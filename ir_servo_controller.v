==> flow/design.v <==
module ir_servo_controller (
    input wire clk,
    input wire [2:0] ir_in,
    output wire [2:0] servo_out
);
    genvar i;
    generate
        for (i = 0; i < 3; i = i + 1) begin : servo_gen
            servo_channel u_servo (
                .clk(clk),
                .trigger(ir_in[i]),
                .pwm_signal(servo_out[i])
            );
        end
    endgenerate
endmodule
module servo_channel (
    input wire clk,
    input wire trigger,
    output reg pwm_signal
);
    parameter CLK_FREQ = 50000000;
    parameter PWM_PERIOD_TICKS = 1000000; 
    parameter PULSE_0_DEG = 50000;
    parameter PULSE_90_DEG = 75000;
    reg [19:0] counter = 0;
    reg [19:0] current_pulse_width;
    wire obstacle_detected = (trigger == 1'b0); 
    always @(posedge clk) begin
        if (obstacle_detected) 
            current_pulse_width <= PULSE_90_DEG;
        else 
            current_pulse_width <= PULSE_0_DEG;
        if (counter < PWM_PERIOD_TICKS - 1)
            counter <= counter + 1;
        else
            counter <= 0;
        if (counter < current_pulse_width)
            pwm_signal <= 1'b1;
        else
            pwm_signal <= 1'b0;
    end
endmodule
# [Reports on ir_servo_controller]
# What the tools print for ir_servo_controller, step after step.
# Lines are those of the file above, counted from 1.
# Operators: Yosys type, input widths -> output width; for muxes data width and select width s.
# Library cell names are shortened.
# Not given: -
[setup] top_module="ir_servo_controller" clk_port="clk" cell_library="sky130hd" corner="tt_025C_1v80"

# [After elaboration]
# Source: Yosys, flattened and elaborated, memories not mapped. Widths are those after wreduce; folded enables and synchronous resets count as part of the registers. Registers that Yosys merges into a memory's read port (data or address) are not register bits. Print and check cells do not count. Equal cells are merged and count once.
[classes] addsub=3 cmp=6 mux=6
[op_table] op="$add 20x1->20 const B" count=3
[op_table] op="$lt 20x20->1" count=3
[op_table] op="$lt 20x20->1 const B" count=3
[op_table] op="$mux 17" count=3
[op_table] op="$mux 1" count=3
[bits] ff_bits=123 in_bits=4 out_inout_bits=3 wordCells=24

# [Logic depth]
# Yosys ltp: most cells in a row. Word level: on the elaborated netlist, between registers, memories and ports. Mapped: between sequential cells and ports; inverters and the memories' decode and read muxes count.
[logic_depth] word_depth=2 ABC_AREA=0 mapped_depth=7 ltp_nobuf=7

# [Netlist]
# Source: synth_stat.txt of the flow (Yosys; design flattened, memories mapped). It holds for the ABC_AREA given above (unset counts as 0); a run with the other value may have another netlist.
[synth_totals] mapped_cells=396 yosys_area_um2=3482.1 sequential_area_um2=1381.3 ff_cells=69
[by_type] cell_type="dfxtp_1" count=69 area_total_um2=1.38E+03
[by_type] cell_type="ha_1" count=30 area_total_um2=375.36
[by_type] cell_type="nor2_1" count=64 area_total_um2=240.23
[by_type] cell_type="xnor2_1" count=27 area_total_um2=236.477
[by_type] cell_type="xor2_1" count=25 area_total_um2=218.96
[by_type] cell_type="nand3_1" count=30 area_total_um2=150.144
[by_type] cell_type="nand2_1" count=31 area_total_um2=116.362
[by_type] cell_type="inv_1" count=18 area_total_um2=67.565
[by_type] cell_type="nand4_1" count=10 area_total_um2=62.56
[by_type] cell_type="and3_1" count=9 area_total_um2=56.304
[by_type] cell_type="nor3_1" count=11 area_total_um2=55.053
[by_type] cell_type="nor4_1" count=8 area_total_um2=50.048
[by_type] cell_type="a31oi_1" count=6 area_total_um2=37.536
[by_type] cell_type="a21oi_1" count=7 area_total_um2=35.034
[by_type] cell_type="buf_4" count=4 area_total_um2=30.029
[by_type] cell_type="o31ai_1" count=4 area_total_um2=30.029
[by_type] cell_type="a31o_2" count=3 area_total_um2=26.275
[by_type] cell_type="nand2b_1" count=4 area_total_um2=25.024
# Not listed: further types 22, cells in them 36.
# The figures by module come from a second, unflattened synthesis with its own total; it is not the netlist above.
[unflattened] cells_unflattened=387 hier_area_um2=3472.1
# Rows give one instance, submodules left out.
[by_module] module="servo_channel" n_inst=3 n_cells=129 mod_area_um2=1157.4 seq_area_um2=460.4
[by_module] module="ir_servo_controller" n_inst=1 n_cells=0 mod_area_um2=0.0 seq_area_um2=0.0

# [Timing after synthesis]
# OpenSTA on the mapped netlist: ideal clock, no wires. The path of least setup slack (recovery checks aside). Input and output delay are each 20% of the period. Register names are those of the netlist, which keeps one name where synthesis merged equal registers.
[synth_path] kind="register to register" from="register servo_gen[1].u_servo.counter[0]" to="register servo_gen[1].u_servo.counter[16]" clock_period_ns=1.66 t_arrival_ns=1.678 required_time_ns=1.545 path_slack_ns=-0.133 delay_ns=1.793 driving_pins=8 n_path_buf=1 period_less_setup_slack_ns=1.793
# "delay_ns" = arrival - input delay + setup time.
# "driving_pins" counts driving pins, that of a launching flip-flop among them; a cell with two outputs on the path counts twice.
# "period_less_setup_slack_ns" = period - worst setup slack (recovery checks aside). The figure is calculated, with input and output delays left at 20% of the set period.
# The rows between start and end are the longest chain of elaborated cells between them; the timing report does not say that the signal goes this way. Where chains are equally long, one stands for them.
# Each line given opens the expression or statement behind the cell; cells for indexed reads and writes are added by Yosys, which also makes memories of some case tables.
[synth_between] cell_sequence="dfxtp_1 > ha_1 > nand3_2 > or4_4 > buf_6 > nor3_4 > xnor2_1 > nor2_2" elab_chain_len=1 cells_between=2 lines_between=2
[synth_rtl] item="start, declared" line_no=26 text="reg [19:0] counter = 0;"
[synth_rtl] item="start, assigned" line_no=35 text="counter <= counter + 1;"
[synth_rtl] item="start, assigned" line_no=37 text="counter <= 0;"
[synth_rtl] item="$add 20x1->20" line_no=35
[synth_rtl] item="end, assigned" line_no=35
[synth_rtl] item="end, assigned" line_no=37
[synth_rtl] item="end, declared" line_no=26

# [Timing after layout]
# Path of least setup slack in the final report of run 1 (OpenROAD, finished layout, wires in). Where an end is a register, its clock arrival counts in the times.
[layout_path] kind="register to register" from="register servo_gen[2].u_servo.counter[3]" to="register servo_gen[2].u_servo.counter[15]" clock_period_ns=2.76 t_arrival_ns=2.26 required_time_ns=3.03 path_slack_ns=0.77 driving_pins=6 n_path_buf=0
# The rows between start and end are the longest chain of elaborated cells between them; the timing report does not say that the signal goes this way. Where chains are equally long, one stands for them.
[layout_between] cell_sequence="dfxtp_1 > nand3_2 > nor4_2 > nand3_1 > xor2_1 > a21oi_1" elab_chain_len=1 cells_between=2 lines_between=2
[layout_rtl] item="start, declared" line_no=26 text="reg [19:0] counter = 0;"
[layout_rtl] item="start, assigned" line_no=35 text="counter <= counter + 1;"
[layout_rtl] item="start, assigned" line_no=37 text="counter <= 0;"
[layout_rtl] item="$add 20x1->20" line_no=35
[layout_rtl] item="end, assigned" line_no=35
[layout_rtl] item="end, assigned" line_no=37
[layout_rtl] item="end, declared" line_no=26

# Stored flow runs of ir_servo_controller (2 of them; Yosys, OpenROAD, sky130hd). They differ in their settings and are not a sequence. Constraints: input delay and output delay 20% of the set period each, output load 0.01 pF.
# "achieved_period_ns": clock period set for the run, less the worst setup slack. It is reckoned from that one timing run; input and output delays stay at 20% of the period that was set.
# By "total_power_uw" is meant OpenSTA's value without simulated activity: inputs other than the clock are taken to toggle once in ten clock periods, and the tool carries that through the logic.
run="run 1" settings period_ns=2.76 CORE_UTILIZATION=16 SETUP_SLACK_MARGIN=0.5 PLACE_DENSITY_LB_ADDON=0.01 CORE_ASPECT_RATIO=1.9 CORE_MARGIN=2 CELL_PAD_IN_SITES_GLOBAL_PLACEMENT=0 CTS_CLUSTER_SIZE=20 MIN_ROUTING_LAYER="met1" MAX_ROUTING_LAYER="met4" CAP_MARGIN=20 SLEW_MARGIN=20
run="run 1" results total_power_uw=2218 final_setup_tns_ns=0.000 util_frac=0.193 fin_hold_ws_ns=0.443 achieved_period_ns=1.989 post_route_stdcell_area_um2=4149.0 final_setup_ws_ns=0.771 synth_chip_area_um2=3482.1 final_die_area_um2=23020.5
run="run 2" settings period_ns=1.53 CORE_UTILIZATION=34 SETUP_SLACK_MARGIN=0.18 CELL_PAD_IN_SITES_DETAIL_PLACEMENT=2 ABC_AREA=0 CTS_CLUSTER_SIZE=27 SLEW_MARGIN=10 CAP_MARGIN=20 CORE_MARGIN=2
run="run 2" results total_power_uw=3577 final_setup_tns_ns=-8.391 util_frac=0.598 fin_hold_ws_ns=0.409 achieved_period_ns=1.924 post_route_stdcell_area_um2=5900.7 final_setup_ws_ns=-0.394 synth_chip_area_um2=3482.1 final_die_area_um2=11067.0
